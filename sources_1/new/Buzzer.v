==> flow/design.v <==
`timescale 1ns / 1ps
module Buzzer (
 input wire clk ,  
 input wire [4:0] note ,  
 output wire speaker  
  ) ;
  wire [31:0] notes [31:0];
  reg [31:0] counter ;
  reg pwm ;
  assign notes [0]= 0;
  assign notes [1]= 381680;
  assign notes [2]= 340136;
  assign notes [3]= 303030;
  assign notes [4]= 285714;
  assign notes [5]= 255102;
  assign notes [6]= 227273;
  assign notes [7]= 202429;
   assign notes [8]= 763360;
   assign notes [9]= 680272;
   assign notes [10]= 606060;
   assign notes [11]= 571428;
   assign notes [12]= 510204;
   assign notes [13]= 454546;
   assign notes [14]= 404858;
    assign notes [15]= 190840;
    assign notes [16]= 170068;
    assign notes [17]= 151515;
    assign notes [18]= 142587;
    assign notes [19]= 127551;
    assign notes [20]= 113637;
    assign notes [21]= 101215;
    assign notes[22]= 360808; 
    assign notes[23]= 321444; 
    assign notes[24]= 270301; 
    assign notes[25]= 240811; 
    assign notes[26]= 214538; 
  initial
    begin
      pwm = 0;
    end
  always @ ( posedge clk ) begin
    if ( counter < notes [note]|| note ==1'b0 ) begin
      counter <= counter + 1'b1 ;
    end else begin
       pwm =~ pwm ;
       counter <= 0;
     end
   end
   assign speaker = pwm ;  
endmodule
### Tool chain data of Buzzer

The steps from the RTL of Buzzer to its reports follow in flow order.
Line numbers count from 1 in the design file above.
Operators: Yosys type, input widths -> output width; for muxes data width and select width s.
Library cell names are shortened.
A cell with n/a has no value.

| set-up | value |
|---|---|
| design top | Buzzer |
| clock port | clk |
| cell library | sky130hd |
| library corner | tt_025C_1v80 |

### Elaborated design

Yosys after proc, flatten, opt, wreduce and memory -nomap, before mapping. Enables and synchronous resets that opt folds into registers are not counted as muxes. Memory bits, and registers merged into a memory's read port (data or address), are not among the register bits. Print and check cells are not counted. Equal cells are merged and count once.

| bit counts | value |
|---|---|
| register bits | 33 |
| latch bits | 0 |
| bits in writable memories | 0 |
| memory bits (read-only) | 0 |
| clocked read ports x word width | 0 |
| memory cells | 0 |
| output and inout bits | 1 |

| operators by class | value |
|---|---|
| $add $sub $neg | 1 |
| multipliers | 0 |
| divide/modulo/power cells | 0 |
| order comparisons | 1 |
| equality and inequality tests | 31 |
| shift-type cells | 0 |
| multiplexer cells | 1 |
| bitwise gates (word level) | 1 |
| reduce/logical cells | 2 |

Operator list:

| kind | number |
|---|---|
| $pmux 32 s32 | 1 |
| $eq 5x5->1 const B | 16 |
| $eq 5x4->1 const B | 8 |
| $add 32x1->32 const B | 1 |
| $lt 32x32->1 | 1 |
| $eq 5x3->1 const B | 4 |
| $eq 5x2->1 const B | 2 |
| $eq 5x1->1 const B | 1 |
| $logic_not 5->1 | 1 |
| $logic_or 1x1->1 | 1 |
| $not 1->1 | 1 |

### Longest topological paths

Depth = most cells in a row (Yosys ltp): at word level without a register or memory, in the mapped netlist without a sequential cell, where the memories' decode and read muxes count.

| depth | value |
|---|---|
| word-level depth | 4 |
| ABC_AREA | 0 |
| gate-level depth with buffers | 14 |
| mapped depth without buffers | 11 |

### After synthesis

The flow's flattened synthesis, as Yosys stat reports it; memories are mapped. The netlist is that of the ABC_AREA named above (0 if unset); the other value can give another one.
The area totals of this step are shown rounded.

Cell types:

| type | number | area in all (sq um) |
|---|---|---|
| dfxtp_1 | 32 | 640.614 |
| a21oi_1 | 51 | 255.245 |
| ha_1 | 20 | 250.24 |
| xnor2_1 | 20 | 175.168 |
| o21ai_0 | 30 | 150.144 |
| nand2_1 | 36 | 135.13 |
| xor2_1 | 11 | 96.342 |
| nor4_1 | 14 | 87.584 |
| nand3_1 | 17 | 85.082 |
| nand2b_1 | 11 | 68.816 |
| clkbuf_1 | 18 | 67.565 |
| nor2_1 | 18 | 67.565 |
| nor2b_1 | 8 | 50.048 |
| a22oi_1 | 6 | 45.043 |
| a21o_1 | 5 | 37.536 |
| nor3_1 | 7 | 35.034 |
| and3_1 | 5 | 31.28 |
| nand4_1 | 5 | 31.28 |

Other cell types: 37; their cells: 73.

| mapped netlist | value |
|---|---|
| cell count | 387 |
| mapped area | 0.0029 sq mm |
| area of sequential cells | 0.00067 sq mm |
| flip-flops | 33 |
| buffers | 30 |

### Timing after synthesis

Path of least setup slack by OpenSTA after synthesis, without wires, with an ideal clock, recovery checks aside; 20% of the period is set as input and as output delay. Where synthesis merged equal registers, the netlist keeps one of their names.

| path after synthesis | value |
|---|---|
| path kind | input to register |
| from | in note[2] |
| to | reg counter[29] |
| period | 4.45 ns |
| input delay | 0.890 ns |
| library setup time | 0.139 ns |
| arrival time | 3.202 ns |
| required time | 4.311 ns |
| setup slack | 1.109 ns |
| delay of the path | 2.451 ns |
| stages | 13 |
| buffers on the path | 4 |
| synthesis period reached | 3.341 ns |

"delay of the path" = arrival - input delay + setup time.
"stages" counts driving pins, that of a launching flip-flop among them; a cell with two outputs on the path counts twice.
"synthesis period reached" is the clock period less the worst setup slack; recovery checks do not enter. This is arithmetic on one report: input and output delays are still those of the set period (20% each).
Between the ends stands the longest chain of elaborated cells between them, by number of cells; it is not shown to be the way that was timed. Of several equally long chains one is given.
A line is the first line of the expression or statement that the cell stems from. Yosys adds cells for indexed reads and writes and turns some case tables into memories.

| between the ends, after synthesis | value |
|---|---|
| cells stage by stage | buf_4 -> clkbuf_1 -> clkbuf_1 -> nand2_1 -> a211oi_1 -> nor2_1 -> ha_1 -> nand2_1 -> o21ai_0 -> o211ai_1 -> o2111ai_1 -> buf_2 -> a22oi_1 |
| cells in the longest elaborated chain | 4 |

Ends and longest elaborated chain, after synthesis:

| element | RTL line | text |
|---|---|---|
| start, declared | 4 | `input wire [4:0] note ,` |
| $eq 5x5->1 | 42 | `if ( counter < notes [note]\|\| note ==1'b0 ) begin` |
| $pmux 32 s32 | 42 |  |
| $lt 32x32->1 | 42 |  |
| $logic_or 1x1->1 | 42 |  |
| end, assigned | 43 | `counter <= counter + 1'b1 ;` |
| end, assigned | 46 | `counter <= 0;` |
| end, declared | 8 | `reg [31:0] counter ;` |

### Worst path after layout

From the final timing report of record 1: the path of least setup slack in the routed layout; clock arrival at registers is part of the times.

| path post-layout | value |
|---|---|
| path kind | input to register |
| from | in note[3] |
| to | reg pwm |
| period | 3.34 ns |
| input delay | 0.67 ns |
| library setup time | 0.28 ns |
| arrival time | 3.10 ns |
| required time | 3.35 ns |
| setup slack | 0.25 ns |
| stages | 14 |
| buffers on the path | 6 |

Between the ends stands the longest chain of elaborated cells between them, by number of cells; it is not shown to be the way that was timed. Of several equally long chains one is given.

| between the ends, post-layout | value |
|---|---|
| cells stage by stage | buf_6 -> buf_12 -> buf_12 -> buf_12 -> buf_4 -> nand2b_1 -> a221o_1 -> a21o_1 -> ha_4 -> and4_4 -> o211ai_1 -> o2111ai_4 -> buf_6 -> and2_4 |
| cells in the longest elaborated chain | 4 |

Ends and longest elaborated chain, post-layout:

| element | RTL line | text |
|---|---|---|
| start, declared | 4 | `input wire [4:0] note ,` |
| $eq 5x5->1 | 42 | `if ( counter < notes [note]\|\| note ==1'b0 ) begin` |
| $pmux 32 s32 | 42 |  |
| $lt 32x32->1 | 42 |  |
| $logic_or 1x1->1 | 42 |  |
| end, assigned | 45 | `pwm =~ pwm ;` |
| end, declared | 9 | `reg pwm ;` |

Ticket comment

Measured data: module Buzzer, platform sky130hd, 2 stored runs of the flow under differing settings, order arbitrary. Input and output delays are each 20% of the period that was set; the output load is 0.01 pF.
"clock period reached" means the clock period less the worst setup slack. The figure is calculated, with input and output delays left at 20% of the set period.
"critical setup path time" = time allowed to the worst setup path (clock period - input delay - output delay, where it has them) - its slack; a late launch clock adds to it, a late capture clock takes from it.
"power" rests on the timing tool's default activity at the inputs, not on a simulated workload.
Values from the reports are rounded here.

## Record 1

==> flow/run.sh <==
#!/bin/bash
# the make line also repeats the synthesis and layout settings of config.mk as NAME=value (left out here)
make -C /OpenROAD-flow-scripts/flow DESIGN_CONFIG=/design/flow/config.mk WORK_HOME=/design/flow/orfs CLKGATE_MAP_FILE= finish
==> flow/config.mk <==
export PLATFORM = sky130hd
export DESIGN_NAME = Buzzer
export DESIGN_NICKNAME = Buzzer
export VERILOG_FILES = /design/flow/design.v
export SDC_FILE = /design/flow/constraint.sdc
export NUM_CORES = 4
export LEC_CHECK = 0
export CAP_MARGIN = 30
export CORE_ASPECT_RATIO = 1.95
export CORE_MARGIN = 6
export CORE_UTILIZATION = 16
export PLACE_DENSITY_LB_ADDON = 0.06
export SETUP_SLACK_MARGIN = 0.58
export SLEW_MARGIN = 20
export TNS_END_PERCENT = 95
==> flow/constraint.sdc <==
create_clock -name core_clock -period 3.34 [get_ports {clk}]
set_input_delay 0.6680 -clock core_clock [delete_from_list [all_inputs] [get_ports {clk}]]
set_output_delay 0.6680 -clock core_clock [all_outputs]
set_load 0.01 [all_outputs]

| result of record 1 | value |
|---|---|
| cell area after synthesis | 0.0029 sq mm |
| area of the die | 0.022 sq mm |
| worst setup slack after layout | 0.25 ns |
| standard-cell area of the final layout | 0.0045 sq mm |
| critical setup path time | 2.42 ns |
| worst path kind | input to register |
| clock period reached | 3.091 ns |
| setup total negative slack | 0.000 ns |
| power | 2.1 mW |
| worst hold slack | 0.48 ns |
| utilization after routing | 25 % |

## Record 2

==> flow/run.sh <==
#!/bin/bash
# the make line also repeats the synthesis and layout settings of config.mk as NAME=value (left out here)
make -C /OpenROAD-flow-scripts/flow DESIGN_CONFIG=/design/flow/config.mk WORK_HOME=/design/flow/orfs CLKGATE_MAP_FILE= finish
==> flow/config.mk <==
export PLATFORM = sky130hd
export DESIGN_NAME = Buzzer
export DESIGN_NICKNAME = Buzzer
export VERILOG_FILES = /design/flow/design.v
export SDC_FILE = /design/flow/constraint.sdc
export NUM_CORES = 4
export LEC_CHECK = 0
export ABC_AREA = 1
export CAP_MARGIN = 20
export CELL_PAD_IN_SITES_DETAIL_PLACEMENT = 1
export CORE_ASPECT_RATIO = 1.71
export CORE_MARGIN = 2
export CORE_UTILIZATION = 15
export CTS_CLUSTER_SIZE = 91
export GPL_ROUTABILITY_DRIVEN = 0
export MAX_ROUTING_LAYER = met5
export PLACE_DENSITY_LB_ADDON = 0.07
export SLEW_MARGIN = 20
export TNS_END_PERCENT = 50
==> flow/constraint.sdc <==
create_clock -name core_clock -period 2.54 [get_ports {clk}]
set_input_delay 0.5080 -clock core_clock [delete_from_list [all_inputs] [get_ports {clk}]]
set_output_delay 0.5080 -clock core_clock [all_outputs]
set_load 0.01 [all_outputs]

| result of record 2 | value |
|---|---|
| utilization after routing | 28 % |
| critical setup path time | 2.40 ns |
| worst path kind | input to register |
| setup total negative slack | -11 ns |
| clock period reached | 2.912 ns |
| worst hold slack | 0.53 ns |
| cell area after synthesis | 0.0028 sq mm |
| power | 2.1 mW |
| area of the die | 0.02 sq mm |
| worst setup slack after layout | -0.37 ns |
| standard-cell area of the final layout | 0.0051 sq mm |
